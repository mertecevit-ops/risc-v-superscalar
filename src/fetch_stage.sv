==> flow/design.v <==
module fetch_stage (
    input logic clk,
    input logic reset,
    input logic stall,
    input logic flush,
    input logic [31:0] branch_target,
    input logic branch_taken,
    output logic [31:0] pc,
    output logic [31:0] next_pc,
    output logic [31:0] imem_addr_a,
    output logic [31:0] imem_addr_b,
    output logic [31:0] inst_a,
    output logic [31:0] inst_b,
    input logic [31:0] imem_data_a,
    input logic [31:0] imem_data_b
);
    always_ff @(posedge clk or posedge reset) begin
        if (reset) begin
            pc <= 32'h0;
        end else if (!stall) begin
            if (branch_taken) begin
                pc <= branch_target;
            end else begin
                pc <= next_pc;
            end
        end
    end
    always_comb begin
        next_pc = pc + 8;  
        imem_addr_a = pc;
        imem_addr_b = pc + 4;
        if (flush) begin
            inst_a = 32'h00000013;  
            inst_b = 32'h00000013;  
        end else begin
            inst_a = imem_data_a;
            inst_b = imem_data_b;
        end
    end
endmodule
==> Reports on fetch_stage <==
The steps from the RTL of fetch_stage to its reports follow in flow order.
Lines are those of the file above, counted from 1.
Operators carry their Yosys type and port widths (W data, S select, Z words).
{ "setup": {"design": "fetch_stage", "clock": "clk", "cell_library": "sky130hd", "lib_corner": "tt_025C_1v80"} }

==> Word-level counts <==
Source: Yosys, flattened and elaborated, memories not mapped. Widths are those after wreduce; folded enables and synchronous resets count as part of the registers. Registers that Yosys merges into a memory's read port (data or address) are not register bits. Print and check cells do not count. Equal cells are merged and count once.
{ "word_totals": {"output_inout_bits": 192, "wordCells": 6, "reg_bits": 32, "in_bits": 101} }
{ "op_classes": {"addsub": 2, "n_mux": 3} }
{ "ops": {"columns": ["cell", "n"], "rows": [
  ["$mux W32", 3],
  ["$add A32 B3 Y32 const B", 1],
  ["$add A32 B4 Y32 const B", 1]
]} }

==> Logic depth <==
Depth = most cells in a row (Yosys ltp): at word level without a register or memory, in the mapped netlist without a sequential cell, where the memories' decode and read muxes count.
{ "logic_depth": {"ltp_word": 2, "abc_area": 1, "mapped_depth": 10, "mapped_depth_nobuf": 10} }

==> Synthesis result <==
Source: synth_stat.txt of the flow (Yosys; design flattened, memories mapped). It holds for the ABC_AREA given above (unset counts as 0); a run with the other value may have another netlist.
{ "mapped": {"flip_flops": 32, "mapped_area_mm2": 0.003631, "mapped_cells": 618, "sequential_area_mm2": 0.0008008, "buffers": 57} }
{ "types": {"columns": ["cell", "n", "area_total_um2"], "rows": [
  ["sky130_fd_sc_hd__dfrtp_1", 32, 800.768],
  ["sky130_fd_sc_hd__nand2_1", 155, 581.808],
  ["sky130_fd_sc_hd__inv_1", 116, 435.418],
  ["sky130_fd_sc_hd__nor2_1", 98, 367.853],
  ["sky130_fd_sc_hd__buf_4", 38, 285.274],
  ["sky130_fd_sc_hd__nand3_1", 53, 265.254],
  ["sky130_fd_sc_hd__xor2_1", 25, 218.96],
  ["sky130_fd_sc_hd__o21ai_0", 18, 90.086],
  ["sky130_fd_sc_hd__nor2_2", 13, 81.328],
  ["sky130_fd_sc_hd__xor2_2", 4, 65.062],
  ["sky130_fd_sc_hd__nor2_4", 5, 56.304],
  ["sky130_fd_sc_hd__clkbuf_1", 14, 52.55],
  ["sky130_fd_sc_hd__o211ai_1", 5, 37.536],
  ["sky130_fd_sc_hd__or2_2", 6, 37.536],
  ["sky130_fd_sc_hd__nand2_2", 5, 31.28],
  ["sky130_fd_sc_hd__xnor2_1", 3, 26.275],
  ["sky130_fd_sc_hd__and2_1", 4, 25.024],
  ["sky130_fd_sc_hd__ha_1", 2, 25.024]
]} }
Not listed: further types 13, cells in them 22.

==> Timing after synthesis <==
Source: OpenSTA report_checks on the synthesized netlist (no wires, ideal clock, input and output delay 20% of the period each), path of least setup slack; recovery checks are left aside. Register names are those of the netlist, which keeps one name where synthesis merged equal registers.
{ "synth_timing": {"path_kind": "reg-to-output", "start": "register pc[4]", "end": "output port imem_addr_b[19]", "path_buffers": 0, "out_delay_ns": 0.480, "required_time_ns": 1.920, "path_delay_ns": 1.669, "arrival_ns": 1.669, "t_first_pin_ns": 0.000, "driving_pins": 10, "clock_period_ns": 2.4, "setup_slack_ns": 0.251, "period_less_setup_slack_ns": 2.149} }
"path_delay_ns" is the arrival time less input delay plus setup time.
At an output port there is no setup time.
"driving_pins" counts driving pins, that of a launching flip-flop among them; a cell with two outputs on the path counts twice.
"period_less_setup_slack_ns" = period - worst setup slack (recovery checks aside). The figure is calculated, with input and output delays left at 20% of the set period.
Between the ends stands the longest chain of elaborated cells between them, by number of cells; it is not shown to be the way that was timed. Of several equally long chains one is given.
A line is the first line of the expression or statement that the cell stems from. Yosys adds cells for indexed reads and writes and turns some case tables into memories.
At most two assigning lines are given for a register; there are more.
{ "synth_between": {"cell_sequence": "sky130_fd_sc_hd__dfrtp_1 -> sky130_fd_sc_hd__ha_1 -> sky130_fd_sc_hd__nand3_4 -> sky130_fd_sc_hd__nor2_1 -> sky130_fd_sc_hd__nand2_1 -> sky130_fd_sc_hd__nor2_1 -> sky130_fd_sc_hd__nand2_1 -> sky130_fd_sc_hd__nand2_1 -> sky130_fd_sc_hd__nand2_1 -> sky130_fd_sc_hd__o21ai_0", "elab_chain_cells": 1, "cells_between": 1, "lines_between": 1, "cone_classes": "add/sub: 1"} }
{ "synth_rtl": {"columns": ["element", "line_no", "rtl"], "rows": [
  ["from (decl)", 8, "output logic [31:0] pc,"],
  ["from (assign)", 22, null],
  ["from (assign)", 24, "pc <= next_pc;"],
  ["$add A32 B3 Y32", 31, "imem_addr_b = pc + 4;"],
  ["to (decl)", 11, "output logic [31:0] imem_addr_b,"]
]} }
Some nets on the timed path still bear RTL names; the line given drives or declares the net.
{ "synth_named_nets": {"columns": ["net", "line_no", "rtl"], "rows": [
  ["next_pc[19]", 29, "next_pc = pc + 8;"]
]} }

Ticket comment

Module fetch_stage, platform sky130hd: 2 stored runs of the flow (Yosys, OpenROAD) with differing settings, in no particular order. Input and output delays are each 20% of the period that was set; the output load is 0.01 pF.
[
  {
    "run": "flow run A",
    "settings": { "period_ns": 4.12, "CORE_UTILIZATION": 57, "SETUP_SLACK_MARGIN": 0.04, "CORE_ASPECT_RATIO": 1.46, "CELL_PAD_IN_SITES_GLOBAL_PLACEMENT": 0, "TNS_END_PERCENT": 80, "ABC_AREA": 1, "CAP_MARGIN": 15, "MIN_ROUTING_LAYER": "met1", "CORE_MARGIN": 2, "SLEW_MARGIN": 20 },
    "outcome": "unfinished; error PPL-0024 in placement"
  },
  {
    "run": "flow run B",
    "settings": { "period_ns": 3.0, "CORE_UTILIZATION": 67, "SETUP_SLACK_MARGIN": -0.15, "PLACE_DENSITY": 0.7, "CELL_PAD_IN_SITES_DETAIL_PLACEMENT": 0, "TNS_END_PERCENT": 15, "GPL_TIMING_DRIVEN": 0, "GPL_ROUTABILITY_DRIVEN": 1, "CTS_CLUSTER_SIZE": 93, "SLEW_MARGIN": 35, "MAX_ROUTING_LAYER": "met4", "CAP_MARGIN": 20, "CORE_MARGIN": 2 },
    "outcome": "unfinished; error PPL-0024 in placement"
  }
]
